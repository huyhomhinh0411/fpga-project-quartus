==> flow/design.v <==
module demLED7doan (
    input wire clk,     
    output reg [6:0] led_7seg  
);
reg [3:0] counter; 
always @(posedge clk) begin
    counter <= counter + 1;
end
always @(posedge clk) begin
    case(counter)
			4'd0: led_7seg = 7'b0000001;
			4'd1: led_7seg = 7'b1001111;
			4'd2: led_7seg = 7'b0010010;
			4'd3: led_7seg = 7'b0000110;
			4'd4: led_7seg = 7'b1001100;
			4'd5: led_7seg = 7'b0100100;
			4'd6: led_7seg = 7'b0100000;
			4'd7: led_7seg = 7'b0001111;
			4'd8: led_7seg = 7'b0000000;
			4'd9: led_7seg = 7'b0000100;
        default: led_7seg = 7'b1111111; 
    endcase
end
endmodule
### From RTL to reports: demLED7doan

Tool output for the design above, in the order of the flow.
Lines are those of the file above, counted from 1.
Operators: Yosys type, input widths -> output width; for muxes data width and select width s.
Library cell names are shortened.
Not given: -

| set-up | value |
|---|---|
| top module | demLED7doan |
| clock | clk |
| cell library | sky130hd |
| corner | tt_025C_1v80 |

### Elaborated design

Counts by Yosys on the flattened word-level netlist (proc, flatten, opt, wreduce; memories kept). Register bits leave out memories and registers merged into their read ports (data or address); mux counts leave out enables and synchronous resets folded into registers. Print and check cells are left out. Cells with the same type and inputs are merged into one.
Yosys's memory passes give these memory sizes; they may raise the number of words (mostly to a power of two), join words into wider ones and drop unused or constant bits.

| word-level totals | value |
|---|---|
| register bits after elaboration | 4 |
| memory bits (read-only) | 112 |
| word width x clocked read ports | 7 |
| memories kept | 1 |
| bits of input ports | 1 |
| output and inout port bits | 7 |
| cells after elaboration | 3 |

Memory list:

| name | depth | bits a word | rd ports | wr ports | line | source |
|---|---|---|---|---|---|---|
| (name not given) | 16 | 7 | 1 | 0 | 10 | `case(counter)` |

| cells by class | value |
|---|---|
| $add $sub $neg | 1 |

Operator list:

| cell | count |
|---|---|
| $add 4x1->4 const B | 1 |

### Logic depth

Depth = most cells in a row (Yosys ltp): at word level without a register or memory, in the mapped netlist without a sequential cell, where the memories' decode and read muxes count.

| logic depth | value |
|---|---|
| depth after elaboration | 1 |
| ABC_AREA | 0 |
| gate-level depth with buffers | 5 |
| depth with buffers taken out | 5 |

### After synthesis

Source: synth_stat.txt of the flow (Yosys; design flattened, memories mapped). It holds for the ABC_AREA given above (unset counts as 0); a run with the other value may have another netlist.
The area totals of this step are shown rounded.

| synthesis totals | value |
|---|---|
| cells in the netlist | 45 |
| synthesis area | 454 um2 |
| area of sequential cells | 220 um2 |
| flip-flops | 11 |
| buffers | 2 |

Cell types:

| cell type | count | area in all (um2) |
|---|---|---|
| dfxtp_1 | 11 | 220.211 |
| ha_1 | 5 | 62.56 |
| nand2b_1 | 4 | 25.024 |
| nor2_1 | 5 | 18.768 |
| o21ai_1 | 3 | 15.014 |
| buf_6 | 1 | 11.261 |
| mux2_2 | 1 | 11.261 |
| a21oi_1 | 2 | 10.01 |
| mux2i_1 | 1 | 10.01 |
| a21oi_2 | 1 | 8.758 |
| xnor2_1 | 1 | 8.758 |
| xor2_1 | 1 | 8.758 |
| inv_1 | 2 | 7.507 |
| a31oi_1 | 1 | 6.256 |
| or2_1 | 1 | 6.256 |
| buf_2 | 1 | 5.005 |
| clkinv_2 | 1 | 5.005 |
| nand3_1 | 1 | 5.005 |

Not listed: further types 2, cells in them 2.

### Path before layout

Source: OpenSTA report_checks on the synthesized netlist (no wires, ideal clock, input and output delay 20% of the period each), path of least setup slack; recovery checks are left aside. Register names are those of the netlist, which keeps one name where synthesis merged equal registers.

| timing after synthesis | value |
|---|---|
| path type | register to register |
| from | register counter[1] |
| to | register led_7seg[3] |
| clock period | 1.63 ns |
| library setup time | 0.127 ns |
| time at the first pin | 0.000 ns |
| arrival | 1.044 ns |
| required time | 1.503 ns |
| setup slack | 0.459 ns |
| path delay | 1.171 ns |
| driving pins on the path | 6 |
| path buffers | 0 |
| period reached after synthesis | 1.171 ns |

"path delay" is the arrival time less input delay plus setup time.
"driving pins on the path" counts driving pins, that of a launching flip-flop among them; a cell with two outputs on the path counts twice.
"period reached after synthesis" = period - worst setup slack (recovery checks aside). The figure is calculated, with input and output delays left at 20% of the set period.
At most two assigning lines are given for a register; there are more.

| on the way, after synthesis | value |
|---|---|
| cells stage by stage | dfxtp_1 inv_1 ha_1 or2_1 a21oi_2 a31oi_1 |

RTL lines, path after synthesis:

| element | line | source |
|---|---|---|
| start, declared | 5 | `reg [3:0] counter;` |
| start, assigned | 7 | `counter <= counter + 1;` |
| end, assigned | 11 | `4'd0: led_7seg = 7'b0000001;` |
| end, assigned | 12 | `4'd1: led_7seg = 7'b1001111;` |
| end, declared | 3 | `output reg [6:0] led_7seg` |

No chain of elaborated cells between the ends is given.

### Path in the finished layout

From the final timing report of stored run 1: the path of least setup slack in the routed layout; clock arrival at registers is part of the times.

| timing post-layout | value |
|---|---|
| path type | register to register |
| from | register counter[1] |
| to | register led_7seg[3] |
| clock period | 1.13 ns |
| library setup time | 0.13 ns |
| time at the first pin | 0.26 ns |
| arrival | 1.22 ns |
| required time | 1.26 ns |
| setup slack | 0.05 ns |
| driving pins on the path | 6 |
| path buffers | 0 |

At most two assigning lines are given for a register; there are more.

| on the way, post-layout | value |
|---|---|
| cells stage by stage | dfxtp_2 inv_4 ha_4 or2_1 a21oi_2 a31oi_1 |

RTL lines, path post-layout:

| element | line | source |
|---|---|---|
| start, declared | 5 | `reg [3:0] counter;` |
| start, assigned | 7 | `counter <= counter + 1;` |
| end, assigned | 11 | `4'd0: led_7seg = 7'b0000001;` |
| end, assigned | 12 | `4'd1: led_7seg = 7'b1001111;` |
| end, declared | 3 | `output reg [6:0] led_7seg` |

No chain of elaborated cells between the ends is given.

Subject: demLED7doan on sky130hd, stored results

Hello all,

Below are 2 stored runs of the flow (Yosys, OpenROAD; platform sky130hd) on demLED7doan, each with its settings and what was measured, unordered. Constraints: input delay and output delay 20% of the set period each, output load 0.01 pF.
"period achieved" means the clock period less the worst setup slack. The figure is calculated, with input and output delays left at 20% of the set period.
"power": no workload was simulated; the value follows from the tool's default switching activity.
Results are given in rounded form.
Among the settings, - means not set for that run.

| run | period_ns | CORE_UTILIZATION | PLACE_DENSITY_LB_ADDON | HOLD_SLACK_MARGIN | CELL_PAD_IN_SITES_GLOBAL_PLACEMENT | TNS_END_PERCENT | GPL_TIMING_DRIVEN | CTS_CLUSTER_SIZE | SLEW_MARGIN | CAP_MARGIN | CORE_MARGIN | SETUP_SLACK_MARGIN | PLACE_DENSITY | CORE_ASPECT_RATIO | CELL_PAD_IN_SITES_DETAIL_PLACEMENT | GPL_ROUTABILITY_DRIVEN | CTS_CLUSTER_DIAMETER | MIN_ROUTING_LAYER | worst setup slack after layout (ns) | power (µW) | netlist area reported by Yosys (um2) | period achieved (ns) | post-route worst hold slack (ns) | area of the die (um2) | total negative slack (ns) | utilization after routing (%) |
|---|---|---|---|---|---|---|---|---|---|---|---|---|---|---|---|---|---|---|---|---|---|---|---|---|---|---|
| stored run 1 | 1.13 | 36 | 0.13 | -0.07 | 2 | 25 | 1 | 97 | 10 | 20 | 2 | - | - | - | - | - | - | - | 0.046 | 644 | 454 | 1.084 | 0.485 | 1560 | 0.000 | 52.1 |
| stored run 2 | 0.784 | 24 | - | - | 2 | 80 | 0 | 77 | 30 | 25 | 2 | -0.08 | 0.43 | 1.06 | 2 | 1 | 122 | met2 | -0.322 | 954 | 454 | 1.106 | 0.568 | 2260 | -2.67 | 36.7 |

Thanks
