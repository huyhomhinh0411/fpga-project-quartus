==> flow/design.v <==
module demsanpham (
  input wire clk,
  input wire rst,  
  output reg [6:0] seg_1,
  output reg [6:0] seg_2,
  output reg [6:0] seg_3,
  output reg [6:0] seg_4,
  output wire led
);
  reg [3:0] san_pham;
  reg [3:0] thung_hang;
  assign led = (thung_hang == 4'b1001);
  always @(posedge clk or negedge rst) begin
    if (!rst) begin
      san_pham   <= 4'b0000;
      thung_hang <= 4'b0000;
    end else begin
      if (san_pham == 4'b1010) begin  
        san_pham   <= 4'b0001;
        thung_hang <= thung_hang + 1;
      end else if (san_pham != 4'b1010 && thung_hang != 4'b1010) begin
        san_pham <= san_pham + 1;
      end
      if (san_pham == 4'b1010 && thung_hang == 4'b1001) begin
        san_pham <= 4'b0000;
      end
    end
  end
  always @(san_pham) begin
    case (san_pham)
      4'd0 : begin seg_1 = 7'b0000001; seg_2 = 7'b1111111; end  
      4'd1 : begin seg_1 = 7'b1001111; seg_2 = 7'b1111111; end  
      4'd2 : begin seg_1 = 7'b0010010; seg_2 = 7'b1111111; end  
      4'd3 : begin seg_1 = 7'b0000110; seg_2 = 7'b1111111; end  
      4'd4 : begin seg_1 = 7'b1001100; seg_2 = 7'b1111111; end  
      4'd5 : begin seg_1 = 7'b0100100; seg_2 = 7'b1111111; end  
      4'd6 : begin seg_1 = 7'b0100000; seg_2 = 7'b1111111; end  
      4'd7 : begin seg_1 = 7'b0001111; seg_2 = 7'b1111111; end  
      4'd8 : begin seg_1 = 7'b0000000; seg_2 = 7'b1111111; end  
      4'd9 : begin seg_1 = 7'b0000100; seg_2 = 7'b1111111; end  
      4'd10: begin seg_1 = 7'b0000001; seg_2 = 7'b1001111; end  
      default: begin seg_1 = 7'b1111111; seg_2 = 7'b1111111; end
    endcase
  end
  always @(thung_hang) begin
    case (thung_hang)
      4'd0 : begin seg_3 = 7'b0000001; seg_4 = 7'b1111111; end  
      4'd1 : begin seg_3 = 7'b1001111; seg_4 = 7'b1111111; end  
      4'd2 : begin seg_3 = 7'b0010010; seg_4 = 7'b1111111; end  
      4'd3 : begin seg_3 = 7'b0000110; seg_4 = 7'b1111111; end  
      4'd4 : begin seg_3 = 7'b1001100; seg_4 = 7'b1111111; end  
      4'd5 : begin seg_3 = 7'b0100100; seg_4 = 7'b1111111; end  
      4'd6 : begin seg_3 = 7'b0100000; seg_4 = 7'b1111111; end  
      4'd7 : begin seg_3 = 7'b0001111; seg_4 = 7'b1111111; end  
      4'd8 : begin seg_3 = 7'b0000000; seg_4 = 7'b1111111; end  
      4'd9 : begin seg_3 = 7'b0000100; seg_4 = 7'b1111111; end  
      default: begin seg_3 = 7'b1111111; seg_4 = 7'b1111111; end
    endcase
  end
endmodule
Tool chain data of demsanpham. What the tools print for demsanpham, step after step. Lines are those of the file above, counted from 1. Operators carry their Yosys type and port widths (W data, S select, Z words). Cell names lack the library's common part. A cell with -- has no value.

Top: demsanpham. Clock input: clk. Cell library: sky130hd. Timing corner: tt_025C_1v80.

Word level. Counts by Yosys on the flattened word-level netlist (proc, flatten, opt, wreduce; memories kept). Register bits leave out memories and registers merged into their read ports (data or address). Print and check cells are left out. Cells with the same type and inputs are merged into one. Yosys's memory passes give these memory sizes; they may raise the number of words (mostly to a power of two), join words into wider ones and drop unused or constant bits.

The figure for bits in registers is 8. Under bits in latches stands 0. For memory bits (writable) the number is 0. The entry for ROM bits reads 256. The entry for clocked read ports x word width reads 0. For memories kept the number is 2. The figure for bits of input ports is 2. Output and inout port bits: 29. The entry for elaborated cells reads 16.

The entry for add/sub/neg operators reads 2. Multiply operators: 0. For div/mod/pow operators the number is 0. The figure for magnitude comparators is 0. For equal/unequal tests the number is 4. The figure for shifts and indexed selects is 0. For mux-type cells the number is 3. The entry for bitwise logic cells reads 0. For reduce/logical cells the number is 3.

Memory list: (name not given) (words 16, bits a word 9, read ports 1, wr ports 0, line 30) `case (san_pham)`; (name not given) (words 16, bits a word 7, read ports 1, wr ports 0, line 46) `case (thung_hang)`.

Operators with widths (count): $mux W4 (3); $add A4 B1 Y4 const B (2); $eq A4 B4 Y1 const B (2); $ne A4 B4 Y1 const B (2); $reduce_bool A3 Y1 (1); $logic_and A1 B1 Y1 (2).

Depth. Longest topological path by Yosys (ltp), each cell counted once; first at word level (registers and memories cut), then after technology mapping (sequential cells cut; the memories' decode and read muxes count).

The entry for depth in word-level cells reads 5. ABC_AREA: 1. For mapped depth the number is 7.

After synthesis. Source: synth_stat.txt of the flow (Yosys; design flattened, memories mapped). It holds for the ABC_AREA given above (unset counts as 0); a run with the other value may have another netlist.

Cells by type: dfrtp_1 (count 8, total area 200.192 sq um); ha_1 (count 11, total area 137.632 sq um); nand2_1 (count 28, total area 105.101 sq um); buf_4 (count 13, total area 97.594 sq um); o21ai_0 (count 15, total area 75.072 sq um); nand3_1 (count 11, total area 55.053 sq um); inv_1 (count 13, total area 48.797 sq um); nor2_1 (count 8, total area 30.029 sq um); buf_6 (count 2, total area 22.522 sq um); nand3_4 (count 1, total area 17.517 sq um); o211ai_1 (count 2, total area 15.014 sq um); nand4_1 (count 2, total area 12.512 sq um); a21oi_1 (count 2, total area 10.01 sq um); nand3_2 (count 1, total area 10.01 sq um); inv_6 (count 1, total area 8.758 sq um); o21ai_2 (count 1, total area 8.758 sq um); or2_4 (count 1, total area 8.758 sq um); xor2_1 (count 1, total area 8.758 sq um).

Other cell types: 3; their cells: 4.

Under cells in the netlist stands 125. Mapped area: 888.4 sq um. The entry for area of sequential cells reads 200.2 sq um. For flip-flops the number is 8. The entry for buffers reads 16.

Worst setup path after synthesis. Path of least setup slack by OpenSTA after synthesis, without wires, with an ideal clock, recovery checks aside; 20% of the period is set as input and as output delay. Where synthesis merged equal registers, the netlist keeps one of their names.

Path kind: reg-to-output. Start point: reg thung_hang[1]. End point: out seg_3[3]. The figure for clock period is 2730 ps. Under external output delay stands 546 ps. The entry for time at the first pin reads 0 ps. The entry for data arrival time reads 1196 ps. Under required time stands 2184 ps. The figure for slack is 988 ps. The figure for delay of the path is 1196 ps. Stages: 6. For path buffers the number is 0. The figure for period reached after synthesis is 1742 ps.

"delay of the path" = arrival - input delay + setup time. A path that ends at an output port has no setup time. "stages": output pins that drive a net of the path, with the launching flip-flop's if there is one; two outputs of one cell count as two. "period reached after synthesis" is the clock period less the worst setup slack; recovery checks do not enter. This is arithmetic on one report: input and output delays are still those of the set period (20% each). Between the ends stands the longest chain of elaborated cells between them, by number of cells; it is not shown to be the way that was timed. Of several equally long chains one is given. Each line given opens the expression or statement behind the cell; cells for indexed reads and writes are added by Yosys, which also makes memories of some case tables. The chain passes a memory read, where the word-level depth is cut; so it can be longer than that depth.

Cells stage by stage: dfrtp_1 inv_1 ha_1 nand2_1 inv_1 o21ai_0. Under cells in the longest elaborated chain stands 1. Elaborated cells on any way between the ends: 1. Under source lines of those cells stands 1.

Ends and longest elaborated chain, post-synthesis: from (decl) (line 11) `reg [3:0] thung_hang;`; from (assign) (line 16) `thung_hang <= 4'b0000;`; from (assign) (line 20) `thung_hang <= thung_hang + 1;`; $mem_v2 Z16 W7 (line 46) `case (thung_hang)`; to (decl) (line 6) `output reg [6:0] seg_3,`.

Worst path after layout. Path of least setup slack in the final report of run A (OpenROAD, finished layout, wires in). Where an end is a register, its clock arrival counts in the times. The report prints the path's times to 10 ps; the period is as set.

Path kind: reg-to-output. Start point: reg thung_hang[1]. End point: out seg_3[3]. The figure for clock period is 2810 ps. Under external output delay stands 560 ps. The entry for time at the first pin reads 240 ps. The entry for data arrival time reads 2010 ps. Under required time stands 2250 ps. The figure for slack is 230 ps. Stages: 7. For path buffers the number is 1.

Between the ends stands the longest chain of elaborated cells between them, by number of cells; it is not shown to be the way that was timed. Of several equally long chains one is given. The chain passes a memory read, where the word-level depth is cut; so it can be longer than that depth.

Cells stage by stage: dfrtp_1 inv_1 ha_1 nand2_1 inv_1 o21ai_0 clkdlybuf4s50_1. Under cells in the longest elaborated chain stands 1. Elaborated cells on any way between the ends: 1. Under source lines of those cells stands 1.

Ends and longest elaborated chain, post-layout: from (decl) (line 11) `reg [3:0] thung_hang;`; from (assign) (line 16) `thung_hang <= 4'b0000;`; from (assign) (line 20) `thung_hang <= thung_hang + 1;`; $mem_v2 Z16 W7 (line 46) `case (thung_hang)`; to (decl) (line 6) `output reg [6:0] seg_3,`.

Below are 2 stored runs of the flow (Yosys, OpenROAD; platform sky130hd) on demsanpham, each with its settings and what was measured, unordered. Constraints: input delay and output delay 20% of the set period each, output load 0.01 pF. "reached clock period": clock period set for the run, less the worst setup slack. It is reckoned from that one timing run; input and output delays stay at 20% of the period that was set. "worst setup path time" = time allowed to the worst setup path (clock period - input delay - output delay, where it has them) - its slack; a late launch clock adds to it, a late capture clock takes from it. "power consumption" rests on the timing tool's default activity at the inputs, not on a simulated workload. "worst setup path time" is given in steps of 10 ps.

Run A has these settings: period_ns 2.81; CORE_UTILIZATION 52; PLACE_DENSITY_LB_ADDON 0.06; CORE_MARGIN 3; TNS_END_PERCENT 15; ABC_AREA 1; CTS_CLUSTER_SIZE 54; MAX_ROUTING_LAYER met4; CAP_MARGIN 20; SLEW_MARGIN 20. For the total negative slack on setup checks the run shows 0 ps. The area of the synthesized netlist stands at 888.4 sq um. For the power consumption the run shows 0.0002061 W. The area inside the die boundary reads 2,240.1 sq um. The post-layout utilization comes to 65.9%. The smallest setup slack reads 233 ps. The reached clock period is 2,577 ps. The measured worst setup path time is 2,010 ps. Critical path type: reg-to-output.

Run B has these settings: period_ns 1.6; CORE_UTILIZATION 49; CORE_MARGIN 6; CELL_PAD_IN_SITES_DETAIL_PLACEMENT 0; TNS_END_PERCENT 75; CTS_CLUSTER_SIZE 80; CTS_CLUSTER_DIAMETER 302; SLEW_MARGIN 20; CAP_MARGIN 20. The post-layout utilization comes to 87.6%. The area inside the die boundary reads 2,893.4 sq um. The measured worst setup path time is 1,460 ps. Critical path type: reg-to-output. For the power consumption the run shows 0.00038 W. The area of the synthesized netlist stands at 855.8 sq um. The smallest setup slack reads -183 ps. The reached clock period is 1,783 ps. For the total negative slack on setup checks the run shows -2,027 ps.
